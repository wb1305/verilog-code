==> flow/design.v <==
`timescale 1ns /1ps
module timer(
	output TS, TL,
	input ST, CLK
);
integer value;
assign TS = (value>=4);
assign TL = (value>=14);
always @(posedge ST or posedge CLK)
begin
	if(ST==1)begin value=0; end
	else begin value=value+1; end
end
endmodule
# ---- Tool chain data of timer
# Tool output for the design above, in the order of the flow.
# Line numbers count from 1 in the design file above.
# Operators carry their Yosys type and port widths (W data, S select, Z words).
# Cell names lack the library's common part.
# The mark -- stands for no value.
dict set report setup {
  design {timer}
  clock {CLK}
  lib {sky130hd}
  corner {tt_025C_1v80}
}

# ---- Word level
# Counts by Yosys on the flattened word-level netlist (proc, flatten, opt, wreduce; memories kept). Register bits leave out memories and registers merged into their read ports (data or address); mux counts leave out enables and synchronous resets folded into registers. Print and check cells are left out. Cells with the same type and inputs are merged into one.
dict set report word_totals {
  word_cells 4
  in_bits 2
  out_inout_bits 2
  regBits 32
}
dict set report classes {
  n_addsub 1
  n_cmp 2
}
# op count
set op_table {}
lappend op_table {{$add A32 B2 Y32 const B} 1}
lappend op_table {{$ge A32 B4 Y1 const B} 1}
lappend op_table {{$ge A32 B5 Y1 const B} 1}

# ---- Longest topological paths
# Longest topological path by Yosys (ltp), each cell counted once; first at word level (registers and memories cut), then after technology mapping (sequential cells cut; the memories' decode and read muxes count).
dict set report logic_depth {
  word_depth 1
  ABC_AREA 0
  mapped_depth 6
  depth_no_buf 5
}

# ---- Synthesis result
# Source: synth_stat.txt of the flow (Yosys; design flattened, memories mapped). It holds for the ABC_AREA given above (unset counts as 0); a run with the other value may have another netlist.
# Totals and module areas in this step are rounded.
# cell count type_area_um2
set types {}
lappend types {dfrtp_1 32 800.768}
lappend types {xnor2_1 18 157.651}
lappend types {xor2_1 12 105.101}
lappend types {nand4_1 10 62.56}
lappend types {nor4_1 9 56.304}
lappend types {nand3_1 11 55.053}
lappend types {nand2_1 13 48.797}
lappend types {nor3_1 8 40.038}
lappend types {and2_1 4 25.024}
lappend types {ha_1 2 25.024}
lappend types {nor2_1 6 22.522}
lappend types {buf_2 4 20.019}
lappend types {and4_1 2 17.517}
lappend types {inv_1 4 15.014}
lappend types {and3_1 2 12.512}
lappend types {nor4_2 1 12.512}
lappend types {or4_4 1 11.261}
lappend types {a21oi_1 2 10.01}
# Not listed: further types 3, cells in them 3.
dict set report synth_totals {
  ff_cells 32
  stdcells 144
  seqArea_um2 800.8
  mapped_area_um2 1523
  n_buf 4
}

# ---- Path before layout
# Source: OpenSTA report_checks on the synthesized netlist (no wires, ideal clock, input and output delay 20% of the period each), path of least setup slack; recovery checks are left aside. Register names are those of the netlist, which keeps one name where synthesis merged equal registers.
dict set report synth_timing {
  path_type {reg2reg}
  start {register value[1]}
  end {register value[28]}
  setup_time_ns 0.079
  required_time_ns 1.601
  t_arrival_ns 1.614
  n_path_buf 1
  t_first_pin_ns 0.000
  path_delay_ns 1.693
  slack_ns -0.014
  path_stages 7
  tclk_ns 1.68
  synth_period_reached_ns 1.694
}
# "path_delay_ns" = arrival - input delay + setup time.
# "path_stages": output pins that drive a net of the path, with the launching flip-flop's if there is one; two outputs of one cell count as two.
# "synth_period_reached_ns" = period - worst setup slack (recovery checks aside). The figure is calculated, with input and output delays left at 20% of the set period.
# The rows between start and end are the longest chain of elaborated cells between them; the timing report does not say that the signal goes this way. Where chains are equally long, one stands for them.
# Each line given opens the expression or statement behind the cell; cells for indexed reads and writes are added by Yosys, which also makes memories of some case tables.
dict set report synth_via {
  path_cell_list {dfrtp_1 -> ha_1 -> nand3_1 -> or4_1 -> buf_2 -> nor3_1 -> xor2_1}
  elab_chain_len 1
  cells_between 1
  lines_between 1
  cone_classes {1 x add/sub}
}
# item line_no
set synth_rtl {}
lappend synth_rtl {{from (decl)} 6} ;# integer value;
lappend synth_rtl {{from (assign)} 11} ;# if(ST==1)begin value=0; end
lappend synth_rtl {{from (assign)} 12} ;# else begin value=value+1; end
lappend synth_rtl {{$add A32 B2 Y32} 12}
lappend synth_rtl {{to (assign)} 11}
lappend synth_rtl {{to (assign)} 12}
lappend synth_rtl {{to (decl)} 6}

# ---- Worst path after layout
# From the final timing report of record 1: the path of least setup slack in the routed layout; clock arrival at registers is part of the times.
dict set report layout_timing {
  path_type {reg2out}
  start {register value[24]}
  end {output TS}
  out_delay_ns 0.27
  slack_ns -0.47
  n_path_buf 2
  required_time_ns 1.10
  t_first_pin_ns 0.29
  path_stages 7
  t_arrival_ns 1.57
  tclk_ns 1.37
}
# The rows between start and end are the longest chain of elaborated cells between them; the timing report does not say that the signal goes this way. Where chains are equally long, one stands for them.
dict set report layout_via {
  path_cell_list {dfrtp_1 -> nor4_2 -> buf_4 -> nand3_4 -> nor2_2 -> a21oi_1 -> buf_2}
  elab_chain_len 1
  cells_between 1
  lines_between 1
  cone_classes {1 x compare}
}
# item line_no
set layout_rtl {}
lappend layout_rtl {{from (decl)} 6} ;# integer value;
lappend layout_rtl {{from (assign)} 11} ;# if(ST==1)begin value=0; end
lappend layout_rtl {{from (assign)} 12} ;# else begin value=value+1; end
lappend layout_rtl {{$ge A32 B4 Y1} 7} ;# assign TS = (value>=4);
lappend layout_rtl {{to (decl)} 3} ;# output TS, TL,

Data sheet: physical implementation of timer

Stored flow runs of timer (2 of them; Yosys, OpenROAD, sky130hd). They differ in their settings and are not a sequence. Constraints: input delay and output delay 20% of the set period each, output load 0.01 pF.
"achieved_period_ns": clock period set for the run, less the worst setup slack. It is reckoned from that one timing run; input and output delays stay at 20% of the period that was set.
"design_power_mw": no workload was simulated; the value follows from the tool's default switching activity.
The measured numbers are rounded.

[flow] record 1: files
==> flow/run.sh <==
#!/bin/bash
# the make line also repeats the synthesis and layout settings of config.mk as NAME=value (left out here)
make -C /OpenROAD-flow-scripts/flow DESIGN_CONFIG=/design/flow/config.mk WORK_HOME=/design/flow/orfs CLKGATE_MAP_FILE= finish
==> flow/config.mk <==
export PLATFORM = sky130hd
export DESIGN_NAME = timer
export DESIGN_NICKNAME = timer
export VERILOG_FILES = /design/flow/design.v
export SDC_FILE = /design/flow/constraint.sdc
export NUM_CORES = 4
export LEC_CHECK = 0
export CAP_MARGIN = 20
export CELL_PAD_IN_SITES_DETAIL_PLACEMENT = 1
export CELL_PAD_IN_SITES_GLOBAL_PLACEMENT = 3
export CORE_MARGIN = 6
export CORE_UTILIZATION = 16
export GPL_TIMING_DRIVEN = 1
export MIN_ROUTING_LAYER = met2
export PLACE_DENSITY_LB_ADDON = 0.01
export SETUP_SLACK_MARGIN = 0.37
export SLEW_MARGIN = 20
==> flow/constraint.sdc <==
create_clock -name core_clock -period 1.37 [get_ports {CLK}]
set_input_delay 0.2740 -clock core_clock [delete_from_list [all_inputs] [get_ports {CLK}]]
set_output_delay 0.2740 -clock core_clock [all_outputs]
set_load 0.01 [all_outputs]

[flow] record 1: metrics
[metrics] synthesis_area_um2 = 1523
[metrics] dieArea_um2 = 12000
[metrics] layout_stdcell_area_um2 = 2758
[metrics] worstSetupSlack_ns = -0.471
[metrics] timing.setup.tns_ns = -5.114
[metrics] design_power_mw = 1.773
[metrics] achieved_period_ns = 1.841

[flow] record 2: files
==> flow/run.sh <==
#!/bin/bash
# the make line also repeats the synthesis and layout settings of config.mk as NAME=value (left out here)
make -C /OpenROAD-flow-scripts/flow DESIGN_CONFIG=/design/flow/config.mk WORK_HOME=/design/flow/orfs CLKGATE_MAP_FILE= finish
==> flow/config.mk <==
export PLATFORM = sky130hd
export DESIGN_NAME = timer
export DESIGN_NICKNAME = timer
export VERILOG_FILES = /design/flow/design.v
export SDC_FILE = /design/flow/constraint.sdc
export NUM_CORES = 4
export LEC_CHECK = 0
export CAP_MARGIN = 20
export CORE_MARGIN = 2
export CORE_UTILIZATION = 40
export SLEW_MARGIN = 20
==> flow/constraint.sdc <==
create_clock -name core_clock -period 2.93 [get_ports {CLK}]
set_input_delay 0.5860 -clock core_clock [delete_from_list [all_inputs] [get_ports {CLK}]]
set_output_delay 0.5860 -clock core_clock [all_outputs]
set_load 0.01 [all_outputs]

[flow] record 2: metrics
[metrics] synthesis_area_um2 = 1523
[metrics] dieArea_um2 = 4316
[metrics] layout_stdcell_area_um2 = 1690
[metrics] worstSetupSlack_ns = 0.403
[metrics] timing.setup.tns_ns = 0.000
[metrics] design_power_mw = 0.7985
[metrics] achieved_period_ns = 2.527
